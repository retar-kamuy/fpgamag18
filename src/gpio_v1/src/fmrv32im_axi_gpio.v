==> flow/design.v <==
module fmrv32im_axi_gpio
(
   input         RST_N,
   input         CLK,
   input [15:0]  S_AXI_AWADDR,
   input [3:0]   S_AXI_AWCACHE,
   input [2:0]   S_AXI_AWPROT,
   input         S_AXI_AWVALID,
   output        S_AXI_AWREADY,
   input [31:0]  S_AXI_WDATA,
   input [3:0]   S_AXI_WSTRB,
   input         S_AXI_WVALID,
   output        S_AXI_WREADY,
   output        S_AXI_BVALID,
   input         S_AXI_BREADY,
   output [1:0]  S_AXI_BRESP,
   input [15:0]  S_AXI_ARADDR,
   input [3:0]   S_AXI_ARCACHE,
   input [2:0]   S_AXI_ARPROT,
   input         S_AXI_ARVALID,
   output        S_AXI_ARREADY,
   output [31:0] S_AXI_RDATA,
   output [1:0]  S_AXI_RRESP,
   output        S_AXI_RVALID,
   input         S_AXI_RREADY,
   input [31:0]  GPIO_I,
   output [31:0] GPIO_OT
);
   wire        local_cs;
   wire        local_rnw;
   wire        local_ack;
   wire [31:0] local_addr;
   wire [3:0]  local_be;
   wire [31:0] local_wdata;
   wire [31:0] local_rdata;
   fmrv32im_axi_gpio_ls u_fmrv32im_axi_gpio_ls
     (
      .ARESETN       ( RST_N          ),
      .ACLK          ( CLK            ),
      .S_AXI_AWADDR  ( S_AXI_AWADDR  ),
      .S_AXI_AWCACHE ( S_AXI_AWCACHE ),
      .S_AXI_AWPROT  ( S_AXI_AWPROT  ),
      .S_AXI_AWVALID ( S_AXI_AWVALID ),
      .S_AXI_AWREADY ( S_AXI_AWREADY ),
      .S_AXI_WDATA   ( S_AXI_WDATA   ),
      .S_AXI_WSTRB   ( S_AXI_WSTRB   ),
      .S_AXI_WVALID  ( S_AXI_WVALID  ),
      .S_AXI_WREADY  ( S_AXI_WREADY  ),
      .S_AXI_BRESP   ( S_AXI_BRESP   ),
      .S_AXI_BVALID  ( S_AXI_BVALID  ),
      .S_AXI_BREADY  ( S_AXI_BREADY  ),
      .S_AXI_ARADDR  ( S_AXI_ARADDR  ),
      .S_AXI_ARCACHE ( S_AXI_ARCACHE ),
      .S_AXI_ARPROT  ( S_AXI_ARPROT  ),
      .S_AXI_ARVALID ( S_AXI_ARVALID ),
      .S_AXI_ARREADY ( S_AXI_ARREADY ),
      .S_AXI_RDATA   ( S_AXI_RDATA   ),
      .S_AXI_RRESP   ( S_AXI_RRESP   ),
      .S_AXI_RVALID  ( S_AXI_RVALID  ),
      .S_AXI_RREADY  ( S_AXI_RREADY  ),
     .LOCAL_CS    ( local_cs),
     .LOCAL_RNW   ( local_rnw),
     .LOCAL_ACK   ( local_ack),
     .LOCAL_ADDR  ( local_addr),
     .LOCAL_BE    ( local_be),
     .LOCAL_WDATA ( local_wdata),
     .LOCAL_RDATA ( local_rdata)
      );
    fmrv32im_axi_gpio_ctrl u_fmrv32im_axi_gpio_ctrl
      (
        .RST_N       ( RST_N),
        .CLK         ( CLK),
        .LOCAL_CS    ( local_cs),
        .LOCAL_RNW   ( local_rnw),
        .LOCAL_ACK   ( local_ack),
        .LOCAL_ADDR  ( local_addr),
        .LOCAL_BE    ( local_be),
        .LOCAL_WDATA ( local_wdata),
        .LOCAL_RDATA ( local_rdata),
        .GPIO_I      ( GPIO_I),
        .GPIO_OT     ( GPIO_OT)
    );
endmodule
module fmrv32im_axi_gpio_ls
(
   input         ARESETN,
   input         ACLK,
   input [15:0]  S_AXI_AWADDR,
   input [3:0]   S_AXI_AWCACHE,
   input [2:0]   S_AXI_AWPROT,
   input         S_AXI_AWVALID,
   output        S_AXI_AWREADY,
   input [31:0]  S_AXI_WDATA,
   input [3:0]   S_AXI_WSTRB,
   input         S_AXI_WVALID,
   output        S_AXI_WREADY,
   output        S_AXI_BVALID,
   input         S_AXI_BREADY,
   output [1:0]  S_AXI_BRESP,
   input [15:0]  S_AXI_ARADDR,
   input [3:0]   S_AXI_ARCACHE,
   input [2:0]   S_AXI_ARPROT,
   input         S_AXI_ARVALID,
   output        S_AXI_ARREADY,
   output [31:0] S_AXI_RDATA,
   output [1:0]  S_AXI_RRESP,
   output        S_AXI_RVALID,
   input         S_AXI_RREADY,
   output        LOCAL_CS,
   output        LOCAL_RNW,
   input         LOCAL_ACK,
   output [31:0] LOCAL_ADDR,
   output [3:0]  LOCAL_BE,
   output [31:0] LOCAL_WDATA,
   input [31:0]  LOCAL_RDATA
  );
   localparam S_IDLE   = 2'd0;
   localparam S_WRITE  = 2'd1;
   localparam S_WRITE2 = 2'd2;
   localparam S_READ   = 2'd3;
   reg [1:0]     state;
   reg           reg_rnw;
   reg [15:0]    reg_addr;
   reg [31:0]    reg_wdata;
   reg [3:0]     reg_be;
   always @( posedge ACLK or negedge ARESETN ) begin
      if( !ARESETN ) begin
         state     <= S_IDLE;
         reg_rnw   <= 1'b0;
         reg_addr  <= 16'd0;
         reg_wdata <= 32'd0;
         reg_be    <= 4'd0;
      end else begin
         case( state )
           S_IDLE: begin
              if( S_AXI_AWVALID ) begin
                 reg_rnw   <= 1'b0;
                 reg_addr  <= S_AXI_AWADDR;
                 state     <= S_WRITE;
              end else if( S_AXI_ARVALID ) begin
                 reg_rnw   <= 1'b1;
                 reg_addr  <= S_AXI_ARADDR;
                 state     <= S_READ;
              end
           end
           S_WRITE: begin
              if( S_AXI_WVALID ) begin
                 state     <= S_WRITE2;
                 reg_wdata <= S_AXI_WDATA;
                 reg_be    <= S_AXI_WSTRB;
              end
           end
           S_WRITE2: begin
              if( LOCAL_ACK & S_AXI_BREADY ) begin
                 state     <= S_IDLE;
              end
           end
           S_READ: begin
              if( LOCAL_ACK & S_AXI_RREADY ) begin
                 state     <= S_IDLE;
              end
           end
           default: begin
              state        <= S_IDLE;
           end
         endcase
      end
   end
   assign LOCAL_CS       = (( state == S_WRITE2 )?1'b1:1'b0) | (( state == S_READ )?1'b1:1'b0) | 1'b0;
   assign LOCAL_RNW      = reg_rnw;
   assign LOCAL_ADDR     = reg_addr;
   assign LOCAL_BE       = reg_be;
   assign LOCAL_WDATA    = reg_wdata;
   assign S_AXI_AWREADY  = ( state == S_WRITE || state == S_IDLE )?1'b1:1'b0;
   assign S_AXI_WREADY   = ( state == S_WRITE || state == S_IDLE )?1'b1:1'b0;
   assign S_AXI_BVALID   = ( state == S_WRITE2 )?LOCAL_ACK:1'b0;
   assign S_AXI_BRESP    = 2'b00;
   assign S_AXI_ARREADY  = ( state == S_READ  || state == S_IDLE )?1'b1:1'b0;
   assign S_AXI_RVALID   = ( state == S_READ )?LOCAL_ACK:1'b0;
   assign S_AXI_RRESP    = 2'b00;
   assign S_AXI_RDATA    = ( state == S_READ )?LOCAL_RDATA:32'd0;
endmodule
module fmrv32im_axi_gpio_ctrl
(
   input         RST_N,
   input         CLK,
   input         LOCAL_CS,
   input         LOCAL_RNW,
   output        LOCAL_ACK,
   input [31:0]  LOCAL_ADDR,
   input [3:0]   LOCAL_BE,
   input [31:0]  LOCAL_WDATA,
   output [31:0] LOCAL_RDATA,
   input [31:0]  GPIO_I,
   output [31:0] GPIO_OT
);
   localparam A_OUT   = 8'h00;
   localparam A_IN    = 8'h04;
   wire          wr_ena, rd_ena, wr_ack;
   reg           rd_ack;
   reg [31:0]    reg_gpio_o;
   reg [31:0]    reg_rdata;
   assign wr_ena = (LOCAL_CS & ~LOCAL_RNW)?1'b1:1'b0;
   assign rd_ena = (LOCAL_CS &  LOCAL_RNW)?1'b1:1'b0;
   assign wr_ack = wr_ena;
   always @(posedge CLK) begin
      if(!RST_N) begin
         reg_gpio_o <= 32'd0;
      end else begin
         if(wr_ena) begin
            case(LOCAL_ADDR[7:0] & 8'hFC)
              A_OUT: begin
                 reg_gpio_o <= LOCAL_WDATA;
              end
              default: begin
              end
            endcase
         end
      end
   end
   always @(posedge CLK) begin
      if(!RST_N) begin
         reg_rdata[31:0] <= 32'd0;
         rd_ack <= 1'b0;
      end else begin
         rd_ack <= rd_ena;
         if(rd_ena) begin
            case(LOCAL_ADDR[7:0] & 8'hFC)
              A_OUT: begin
               reg_rdata[31:0] <= reg_gpio_o[31:0];
              end
              A_IN: begin
                 reg_rdata[31:0] <= GPIO_I;
              end
              default: begin
                 reg_rdata[31:0] <= 32'd0;
              end
            endcase
         end else begin
            reg_rdata[31:0] <= 32'd0;
         end
      end
   end
   assign LOCAL_ACK         = (wr_ack | rd_ack);
   assign LOCAL_RDATA[31:0] = reg_rdata[31:0];
   assign GPIO_OT           = reg_gpio_o;
endmodule
# From RTL to reports: fmrv32im_axi_gpio
# What the tools print for fmrv32im_axi_gpio, step after step.
# Line numbers count from 1 in the design file above.
# Operators: Yosys type, input widths -> output width; for muxes data width and select width s.
# Cell names lack the library's common part.
design:
  design: "fmrv32im_axi_gpio"
  clk_port: "CLK"
  library: "sky130hd"
  lib_corner: "tt_025C_1v80"

# After elaboration
# Source: Yosys, flattened and elaborated, memories not mapped. Widths are those after wreduce. Registers that Yosys merges into a memory's read port (data or address) are not register bits. Print and check cells do not count. Equal cells are merged and count once.
classes:
  eq_ne: 8
  muxes: 20
  logic: 7
  n_reduce_logical: 11
ops:
  columns: ["operator", "count"]
  rows:
  - ["$pmux 32 s2", 1]
  - ["$mux 32", 1]
  - ["$mux 8", 2]
  - ["$mux 1", 10]
  - ["$mux 2", 5]
  - ["$reduce_and 2->1", 4]
  - ["$logic_not 8->1", 1]
  - ["$pmux 2 s4", 1]
  - ["$eq 6x1->1 const B", 1]
  - ["$reduce_and 5->1", 1]
  - ["$and 1x1->1", 4]
  - ["$ne 2x1->1 const B", 2]
  - ["$eq 2x2->1 const B", 2]
  - ["$reduce_bool 4->1", 1]
  - ["$ne 3x3->1 const B", 1]
  - ["$or 1x1->1", 2]
  - ["$logic_or 1x1->1", 2]
  - ["$eq 2x1->1 const B", 1]
  - ["$ne 2x2->1 const B", 1]
  - ["$logic_not 2->1", 1]
  - ["$reduce_bool 2->1", 1]
  - ["$not 1->1", 1]
word_totals:
  reg_bits: 108
  word_cells: 53

# Longest topological paths
# Yosys ltp: most cells in a row. Word level: on the elaborated netlist, between registers, memories and ports. Mapped: between sequential cells and ports; inverters and the memories' decode and read muxes count.
logic_depth:
  depth_word: 9
  ABC_AREA: 0
  ltp_mapped: 6

# Synthesis result
# Source: synth_stat.txt of the flow (Yosys; design flattened, memories mapped). It holds for the ABC_AREA given above (unset counts as 0); a run with the other value may have another netlist.
mapped:
  cells: 461
  area_um2: 4561.9
  flip_flops: 108
  n_buf: 46
types:
  columns: ["cell_type", "count"]
  rows:
  - ["dfxtp_1", 65]
  - ["dfrtp_1", 42]
  - ["mux2_2", 32]
  - ["mux2i_1", 32]
  - ["nand2_1", 77]
  - ["and2_1", 34]
  - ["nand4_1", 32]
  - ["a21oi_1", 36]
  - ["nand3_1", 32]
  - ["clkbuf_1", 25]
  - ["a22o_1", 6]
  - ["buf_4", 6]
  - ["buf_8", 3]
  - ["buf_2", 6]
  - ["nand3b_1", 4]
  - ["dfstp_2", 1]
  - ["o22ai_1", 4]
  - ["buf_1", 6]
# Other cell types: 11; their cells: 18.
# The figures by module come from a second, unflattened synthesis with its own total; it is not the netlist above.
hier_totals:
  cells_unflattened: 459
  area_unflattened_um2: 5221.3
# Rows give one instance, submodules left out.
by_module:
  columns: ["module", "instances", "n_cells", "mod_area_um2", "seq_area_um2"]
  rows:
  - ["fmrv32im_axi_gpio_ls", 1, 210, 2766.4, 1427.6]
  - ["fmrv32im_axi_gpio_ctrl", 1, 249, 2454.9, 1301.2]
  - ["fmrv32im_axi_gpio", 1, 0, 0.0, 0.0]

# Timing after synthesis
# OpenSTA on the mapped netlist: ideal clock, no wires. The path of least setup slack (recovery checks aside). Input and output delay are each 20% of the period. Register names are those of the netlist, which keeps one name where synthesis merged equal registers.
synth_timing:
  path_kind: "reg-to-reg"
  from: "register u_fmrv32im_axi_gpio_ls.reg_addr[2]"
  to: "register u_fmrv32im_axi_gpio_ctrl.reg_gpio_o[10]"
  period_ns: 1.42
  arrival_time_ns: 1.377
  required_time_ns: 1.348
  setup_slack_ns: -0.029
  delay_ns: 1.449
  driving_pins: 7
  path_buffers: 3
  synth_period_reached_ns: 1.449
# "delay_ns" = arrival - input delay + setup time.
# "driving_pins": output pins that drive a net of the path, with the launching flip-flop's if there is one; two outputs of one cell count as two.
# "synth_period_reached_ns" is the clock period less the worst setup slack; recovery checks do not enter. This is arithmetic on one report: input and output delays are still those of the set period (20% each).
# The rows between start and end are the longest chain of elaborated cells between them; the timing report does not say that the signal goes this way. Where chains are equally long, one stands for them.
# A line is the first line of the expression or statement that the cell stems from. Yosys adds cells for indexed reads and writes and turns some case tables into memories.
# A register here has more assigning lines than the two given.
synth_between:
  cell_sequence: "dfrtp_1 > buf_2 > nor3_4 > and4bb_1 > buf_4 > buf_8 > mux2i_1"
  elab_chain_cells: 2
synth_rtl:
  columns: ["element", "line", "rtl"]
  rows:
  - ["start, declared", 123, "reg [15:0]    reg_addr;"]
  - ["start, assigned", 130, "reg_addr  <= 16'd0;"]
  - ["start, assigned", 138, "reg_addr  <= S_AXI_AWADDR;"]
  - ["$logic_not 8->1", 211, "case(LOCAL_ADDR[7:0] & 8'hFC)"]
  - ["$reduce_and 2->1", null, null]
  - ["end, assigned", 208, "reg_gpio_o <= 32'd0;"]
  - ["end, assigned", 213, "reg_gpio_o <= LOCAL_WDATA;"]
  - ["end, declared", 201, "reg [31:0]    reg_gpio_o;"]

# Path in the finished layout
# From the final timing report of run 1: the path of least setup slack in the routed layout; clock arrival at registers is part of the times.
layout_timing:
  path_kind: "reg-to-output"
  from: "register u_fmrv32im_axi_gpio_ls.state"
  to: "output S_AXI_RDATA[28]"
  period_ns: 1.8
  output_delay_ns: 0.36
  arrival_time_ns: 1.46
  required_time_ns: 1.44
  setup_slack_ns: -0.02
  driving_pins: 6
  path_buffers: 4
# Where an end lacks its bit number, it is one bit of the signal, or one of the new flip-flops if synthesis recoded a state register.
# The rows between start and end are the longest chain of elaborated cells between them; the timing report does not say that the signal goes this way. Where chains are equally long, one stands for them.
# A register here has more assigning lines than the two given.
layout_between:
  cell_sequence: "dfrtp_2 > buf_6 > buf_16 > buf_12 > and2_4 > buf_6"
  elab_chain_cells: 2
layout_rtl:
  columns: ["element", "line", "rtl"]
  rows:
  - ["start, declared", 121, "reg [1:0]     state;"]
  - ["start, assigned", 128, "state     <= S_IDLE;"]
  - ["start, assigned", 139, "state     <= S_WRITE;"]
  - ["$eq 2x2->1", 181, "assign S_AXI_RDATA    = ( state == S_READ )?LOCAL_RDATA:32'd0;"]
  - ["$mux 32", 181, null]
  - ["end, declared", 22, "output [31:0] S_AXI_RDATA,"]

Data sheet: physical implementation of fmrv32im_axi_gpio

Module fmrv32im_axi_gpio, platform sky130hd: 2 stored runs of the flow (Yosys, OpenROAD) with differing settings, in no particular order. Input and output delays are each 20% of the period that was set; the output load is 0.01 pF.
"clock_period_reached_ns": clock period set for the run, less the worst setup slack. It is reckoned from that one timing run; input and output delays stay at 20% of the period that was set.
By "timing.worst_path_ns" is meant the share of the clock period that the worst setup path is allowed (20% is reserved at inputs, 20% at outputs), minus its slack. Clock arrival times at its registers enter into it.
By "totalPower_w" is meant OpenSTA's value without simulated activity: inputs other than the clock are taken to toggle once in ten clock periods, and the tool carries that through the logic.

--- run 1 ---
==> flow/run.sh <==
#!/bin/bash
# the make line also repeats the synthesis and layout settings of config.mk as NAME=value (left out here)
make -C /OpenROAD-flow-scripts/flow DESIGN_CONFIG=/design/flow/config.mk WORK_HOME=/design/flow/orfs CLKGATE_MAP_FILE= finish
==> flow/config.mk <==
export PLATFORM = sky130hd
export DESIGN_NAME = fmrv32im_axi_gpio
export DESIGN_NICKNAME = fmrv32im_axi_gpio
export VERILOG_FILES = /design/flow/design.v
export SDC_FILE = /design/flow/constraint.sdc
export NUM_CORES = 4
export LEC_CHECK = 0
export CAP_MARGIN = 20
export CELL_PAD_IN_SITES_DETAIL_PLACEMENT = 2
export CORE_ASPECT_RATIO = 1.76
export CORE_MARGIN = 2
export CORE_UTILIZATION = 33
export CTS_CLUSTER_DIAMETER = 367
export CTS_CLUSTER_SIZE = 19
export GPL_ROUTABILITY_DRIVEN = 1
export MIN_ROUTING_LAYER = met1
export SETUP_SLACK_MARGIN = 0.07
export SLEW_MARGIN = 20
==> flow/constraint.sdc <==
create_clock -name core_clock -period 1.8 [get_ports {CLK}]
set_input_delay 0.3600 -clock core_clock [delete_from_list [all_inputs] [get_ports {CLK}]]
set_output_delay 0.3600 -clock core_clock [all_outputs]
set_load 0.01 [all_outputs]

==> results, as YAML <==
results:
  clock_period_reached_ns: 1.816
  synthArea_um2: 4561.9
  totalPower_w: 0.008296
  die_um2: 14818.1
  setupTns_ns: -0.052
  layout_stdcell_area_um2: 6825.3
  worst_setup_slack_ns: -0.016
  timing.worst_path_ns: 1.46
  worstPathKind: "reg-to-output"

--- run 2 ---
==> flow/run.sh <==
#!/bin/bash
# the make line also repeats the synthesis and layout settings of config.mk as NAME=value (left out here)
make -C /OpenROAD-flow-scripts/flow DESIGN_CONFIG=/design/flow/config.mk WORK_HOME=/design/flow/orfs CLKGATE_MAP_FILE= finish
==> flow/config.mk <==
export PLATFORM = sky130hd
export DESIGN_NAME = fmrv32im_axi_gpio
export DESIGN_NICKNAME = fmrv32im_axi_gpio
export VERILOG_FILES = /design/flow/design.v
export SDC_FILE = /design/flow/constraint.sdc
export NUM_CORES = 4
export LEC_CHECK = 0
export CAP_MARGIN = 30
export CORE_MARGIN = 3
export CORE_UTILIZATION = 69
export CTS_CLUSTER_DIAMETER = 220
export SLEW_MARGIN = 20
export TNS_END_PERCENT = 5
==> flow/constraint.sdc <==
create_clock -name core_clock -period 1.52 [get_ports {CLK}]
set_input_delay 0.3040 -clock core_clock [delete_from_list [all_inputs] [get_ports {CLK}]]
set_output_delay 0.3040 -clock core_clock [all_outputs]
set_load 0.01 [all_outputs]

==> results, as YAML <==
outcome: "did not finish, placement stopped with GPL-0301"
